==> flow/design.v <==
module Eight_bit_ALU_rtl_design(OPA,OPB,CIN,CLK,RST,CMD,CE,MODE,COUT,OFLOW,RES,G,E,L,ERR);
  input [7:0] OPA,OPB;
  input CLK,RST,CE,MODE,CIN;
  input [3:0] CMD;
  output reg [8:0] RES = 9'bz;
  output reg COUT = 1'bz;
  output reg OFLOW = 1'bz;
  output reg G = 1'bz;
  output reg E = 1'bz;
  output reg L = 1'bz;
  output reg ERR = 1'bz;
  reg [7:0] OPA_1, OPB_1;
    always@(posedge CLK)
      begin
       if(CE)                    
        begin
         if(RST)                 
          begin
            RES=9'bzzzzzzzzz;
            COUT=1'bz;
            OFLOW=1'bz;
            G=1'bz;
            E=1'bz;
            L=1'bz;
            ERR=1'bz;
          end
         else if(MODE)           
         begin
           RES=9'bzzzzzzzzz;
           COUT=1'bz;
           OFLOW=1'bz;
           G=1'bz;
           E=1'bz;
           L=1'bz;
           ERR=1'bz;
          case(CMD)              
           4'b0000:              
            begin             
              RES=OPA+OPB;
              COUT=RES[8]?1:0;
            end
	   4'b0001:              
            begin
             OFLOW=(OPA<OPB)?1:0;
             RES=OPA-OPB;
            end
           4'b0010:              
            begin
             RES=OPA+OPB+CIN;
             COUT=RES[8]?1:0;
            end
           4'b0011:              
           begin
            OFLOW=(OPA<OPB)?1:0;
            RES=OPA-OPB-CIN;
           end
           4'b0100:RES=OPA+1;     
           4'b0101:RES=OPA-1;     
           4'b0110:RES=OPB+1;     
           4'b0111:RES=OPB-1;     
           4'b1000:               
           begin
            RES=9'bzzzzzzzzz;
            if(OPA==OPB)
             begin
               E=1'b1;
               G=1'bz;
               L=1'bz;
             end
            else if(OPA>OPB)
             begin
               E=1'bz;
               G=1'b1;
               L=1'bz;
             end
            else 
             begin
               E=1'bz;
               G=1'bz;
               L=1'b1;
             end
           end
           default:    
            begin
            RES=9'bzzzzzzzzz;
            COUT=1'bz;
            OFLOW=1'bz;
            G=1'bz;
            E=1'bz;
            L=1'bz;
            ERR=1'bz;
           end
          endcase
         end
        else           
        begin 
           RES=9'bzzzzzzzzz;
           COUT=1'bz;
           OFLOW=1'bz;
           G=1'bz;
           E=1'bz;
           L=1'bz;
           ERR=1'bz;
           case(CMD)     
             4'b0000:RES={1'b0,OPA&OPB};      
             4'b0001:RES={1'b0,~(OPA&OPB)};   
             4'b0010:RES={1'b0,OPA|OPB};      
             4'b0011:RES={1'b0,~(OPA|OPB)};   
             4'b0100:RES={1'b0,OPA^OPB};      
             4'b0101:RES={1'b0,~(OPA^OPB)};   
             4'b0110:RES={1'b0,~OPA};         
             4'b0111:RES={1'b0,~OPB};         
             4'b1000:RES={1'b0,OPA>>1};       
             4'b1001:RES={1'b0,OPA<<1};       
             4'b1010:RES={1'b0,OPB>>1};       
             4'b1011:RES={1'b0,OPB<<1};       
             4'b1100:                         
             begin 
               if(OPB[0])
                 OPA_1 = {OPA[6:0], OPA[7]};
               else
                 OPA_1 = OPA;
               if(OPB[1])
                 OPB_1 =  {OPA_1[5:0], OPA_1[7:6]}; 
               else
                 OPB_1= OPA_1;
               if(OPB[2])
                 RES =  {OPB_1[3:0], OPB_1[7:4]} ;
               else
                 RES = OPB_1;
               if(OPB[4] | OPB[5] | OPB[6] | OPB[7])
                 ERR=1'b1;
             end
             4'b1101:                         
             begin
               if(OPB[0])
                 OPA_1 = {OPA[0], OPA[7:1]};
               else
                 OPA_1 = OPA;
               if(OPB[1])
                 OPB_1 =  {OPA_1[1:0], OPA_1[7:2]}; 
               else
                 OPB_1= OPA_1;
               if(OPB[2])
                 RES =  {OPB_1[3:0], OPB_1[7:4]} ;
               else
                 RES = OPB_1;
               if(OPB[4] | OPB[5] | OPB[6] | OPB[7])
                 ERR=1'b1;
             end
             default:     
               begin
               RES=9'bzzzzzzzzz;
               COUT=1'bz;
               OFLOW=1'bz;
               G=1'bz;
               E=1'bz;
               L=1'bz;
               ERR=1'bz;
               end
          endcase
     end
    end
   end
endmodule
# Tool chain data of Eight_bit_ALU_rtl_design
# The steps from the RTL of Eight_bit_ALU_rtl_design to its reports follow in flow order.
# Lines are those of the file above, counted from 1.
# Operators: Yosys type, input widths -> output width; for muxes data width and select width s.
# Cell names lack the library's common part.
# A cell with n/a has no value.
dict set report setup {
  top {Eight_bit_ALU_rtl_design}
  clock_port {CLK}
  cell_library {sky130hd}
  corner {tt_025C_1v80}
}

# Elaborated design
# Source: Yosys, flattened and elaborated, memories not mapped. Widths are those after wreduce; folded enables and synchronous resets count as part of the registers. Registers that Yosys merges into a memory's read port (data or address) are not register bits. Print and check cells do not count. Equal cells are merged and count once.
dict set report bits {
  ff_bits 15
  in_bits 25
  wordCells 82
}
dict set report classes {
  n_addsub 8
  n_cmp 2
  n_eq 14
  mux 37
  n_logic 11
  reduce_and_logical 3
}
# operator count
set ops {}
lappend ops {{$pmux 9 s14} 1}
lappend ops {{$pmux 9 s8} 1}
lappend ops {{$mux 8} 6}
lappend ops {{$not 8->8} 5}
lappend ops {{$mux 1} 26}
lappend ops {{$eq 4x4->1 const B} 6}
lappend ops {{$add 8x1->9 const B} 2}
lappend ops {{$sub 8x1->9 const B} 2}
lappend ops {{$mux 9} 2}
lappend ops {{$eq 4x3->1 const B} 4}
lappend ops {{$add 8x8->9} 1}
lappend ops {{$sub 8x8->9} 1}
lappend ops {{$add 9x1->9} 1}
lappend ops {{$sub 9x1->9} 1}
lappend ops {{$eq 4x2->1 const B} 2}
lappend ops {{$gt 8x8->1} 1}
lappend ops {{$lt 8x8->1} 1}
lappend ops {{$eq 8x8->1} 1}
lappend ops {{$and 8x8->8} 1}
lappend ops {{$or 8x8->8} 1}
lappend ops {{$xor 8x8->8} 1}
lappend ops {{$reduce_or 2->1} 2}
lappend ops {{$eq 4x1->1 const B} 1}
lappend ops {{$logic_not 4->1} 1}
lappend ops {{$or 1x1->1} 3}
lappend ops {{$pmux 1 s2} 1}

# Logic depth
# Depth = most cells in a row (Yosys ltp): at word level without a register or memory, in the mapped netlist without a sequential cell, where the memories' decode and read muxes count.
dict set report logic_depth {
  depth_word 7
  ABC_AREA 0
  depth_mapped 14
  ltp_nobuf 13
}

# Netlist
# Yosys stat after the flow's synthesis: flattened, memories mapped to cells. It holds for the ABC_AREA given above (unset counts as 0); a run with the other value may have another netlist.
# Totals and module areas in this step are rounded.
dict set report synth_totals {
  stdcells 584
  mapped_area_mm2 0.004269
  sequential_area_mm2 0.0003303
  ffs 11
  buffers 39
}
# cell_type count type_area_um2
set types {}
lappend types {ha_1 49 613.088}
lappend types {edfxtp_1 11 330.317}
lappend types {nor2_1 63 236.477}
lappend types {o21ai_0 40 200.192}
lappend types {a21oi_1 35 175.168}
lappend types {xnor2_1 20 175.168}
lappend types {inv_1 39 146.39}
lappend types {nand2_1 37 138.883}
lappend types {mux4_2 6 135.13}
lappend types {mux2i_1 11 110.106}
lappend types {a211oi_1 14 105.101}
lappend types {nor3_1 18 90.086}
lappend types {o22ai_1 13 81.328}
lappend types {fa_1 4 80.077}
lappend types {mux2_2 7 78.826}
lappend types {a31oi_1 12 75.072}
lappend types {buf_2 13 65.062}
lappend types {xor2_1 7 61.309}
# Other cell types: 58; their cells: 185.

# Path before layout
# Source: OpenSTA report_checks on the synthesized netlist (no wires, ideal clock, input and output delay 20% of the period each), path of least setup slack; recovery checks are left aside. Register names are those of the netlist, which keeps one name where synthesis merged equal registers.
dict set report synth_path {
  path_kind {input to register}
  from {input CMD[3]}
  to {register RES[8]}
  clock_period_ns 5.51
  in_delay_ns 1.102
  setup_ns 0.274
  launch_ns 1.102
  arrival_time_ns 3.847
  required_time_ns 5.236
  slack_ns 1.389
  delay_ns 3.019
  driving_pins 13
  path_buffers 2
  period_less_setup_slack_ns 4.121
}
# "delay_ns" = arrival - input delay + setup time.
# "driving_pins" counts driving pins, that of a launching flip-flop among them; a cell with two outputs on the path counts twice.
# "period_less_setup_slack_ns" is the clock period less the worst setup slack; recovery checks do not enter. This is arithmetic on one report: input and output delays are still those of the set period (20% each).
# The rows between start and end are the longest chain of elaborated cells between them; the timing report does not say that the signal goes this way. Where chains are equally long, one stands for them.
# A line is the first line of the expression or statement that the cell stems from. Yosys adds cells for indexed reads and writes and turns some case tables into memories.
# A register here has more assigning lines than the two given.
dict set report synth_via {
  cell_sequence {clkbuf_1 -> clkbuf_1 -> nor2_1 -> nand2_1 -> inv_1 -> ha_1 -> o21ai_1 -> a21oi_1 -> or4_1 -> a311o_1 -> mux2_4 -> nor4_2 -> a41oi_1}
  elab_chain_len 4
  cone_cells 18
}
# item line_no
set synth_lines {}
lappend synth_lines {{start, declared} 4} ;# input [3:0] CMD;
lappend synth_lines {{$eq 4x4->1} 104} ;# case(CMD)
lappend synth_lines {{$pmux 9 s14} 104}
lappend synth_lines {{$mux 9} 27} ;# else if(MODE)
lappend synth_lines {{$mux 9} 17} ;# if(RST)
lappend synth_lines {{end, assigned} 39} ;# RES=OPA+OPB;
lappend synth_lines {{end, assigned} 45} ;# RES=OPA-OPB;
lappend synth_lines {{end, declared} 5} ;# output reg [8:0] RES = 9'bz;

# Worst path after layout
# Path of least setup slack in the final report of flow run A (OpenROAD, finished layout, wires in). Where an end is a register, its clock arrival counts in the times.
dict set report layout_path {
  path_kind {input to register}
  from {input OPA[4]}
  to {register RES[8]}
  clock_period_ns 5.59
  in_delay_ns 1.12
  setup_ns 0.28
  launch_ns 1.12
  arrival_time_ns 4.40
  required_time_ns 5.54
  slack_ns 1.14
  driving_pins 10
  path_buffers 1
}
# The rows between start and end are the longest chain of elaborated cells between them; the timing report does not say that the signal goes this way. Where chains are equally long, one stands for them.
# A register here has more assigning lines than the two given.
dict set report layout_via {
  cell_sequence {clkdlybuf4s50_1 -> inv_1 -> ha_1 -> inv_1 -> nand2_1 -> a2111oi_0 -> a211oi_1 -> nor4_1 -> mux2i_1 -> a41oi_1}
  elab_chain_len 5
  cone_cells 9
}
# item line_no
set layout_lines {}
lappend layout_lines {{start, declared} 2} ;# input [7:0] OPA,OPB;
lappend layout_lines {{$sub 8x8->9} 55} ;# RES=OPA-OPB-CIN;
lappend layout_lines {{$sub 9x1->9} 55}
lappend layout_lines {{$pmux 9 s8} 36} ;# case(CMD)
lappend layout_lines {{$mux 9} 27} ;# else if(MODE)
lappend layout_lines {{$mux 9} 17} ;# if(RST)
lappend layout_lines {{end, assigned} 39} ;# RES=OPA+OPB;
lappend layout_lines {{end, assigned} 45} ;# RES=OPA-OPB;
lappend layout_lines {{end, declared} 5} ;# output reg [8:0] RES = 9'bz;

; Settings and measured results of 2 stored flow runs for module Eight_bit_ALU_rtl_design (sky130hd), not sorted in any way. The constraints put input and output delay at 20% of the set period each and load the outputs with 0.01 pF.
; "achieved_period_ns" is the run's clock period less its worst setup slack. It is reckoned from that one timing run; input and output delays stay at 20% of the period that was set.
; By "timing.worst_path_ns" is meant the share of the clock period that the worst setup path is allowed (20% is reserved at inputs, 20% at outputs), minus its slack. Clock arrival times at its registers enter into it.
; "fin_power_w": no workload was simulated; the value follows from the tool's default switching activity.
; Measured values are rounded.

[flow run A: settings]
period_ns = 5.59
CORE_UTILIZATION = 32
SETUP_SLACK_MARGIN = 0.44
CORE_MARGIN = 4
ABC_AREA = 0
SLEW_MARGIN = 10
MAX_ROUTING_LAYER = met4
CAP_MARGIN = 20
[flow run A: results]
tns_setup_ns = 0.000
finalCellArea_mm2 = 0.004842
layout_utilization_pct = 37.8
hold_ws_ns = 1.787
synth_area_mm2 = 0.004269
fin_power_w = 0.0006881
timing.worst_path_ns = 3.33
worstPathKind = input to register
worstSetupSlack_ns = 1.143
achieved_period_ns = 4.447
die_mm2 = 0.01525

[flow run B: settings]
period_ns = 4.54
CORE_UTILIZATION = 37
PLACE_DENSITY = 0.55
HOLD_SLACK_MARGIN = -0.08
CORE_ASPECT_RATIO = 0.65
CORE_MARGIN = 8
CELL_PAD_IN_SITES_DETAIL_PLACEMENT = 1
ABC_AREA = 1
CTS_CLUSTER_DIAMETER = 213
MIN_ROUTING_LAYER = met2
MAX_ROUTING_LAYER = met5
CAP_MARGIN = 20
SLEW_MARGIN = 20
[flow run B: results]
synth_area_mm2 = 0.004265
finalCellArea_mm2 = 0.004906
timing.worst_path_ns = 3.26
worstPathKind = input to register
achieved_period_ns = 4.169
fin_power_w = 0.0008831
tns_setup_ns = 0.000
die_mm2 = 0.0153
worstSetupSlack_ns = 0.371
layout_utilization_pct = 43.9
hold_ws_ns = 1.621
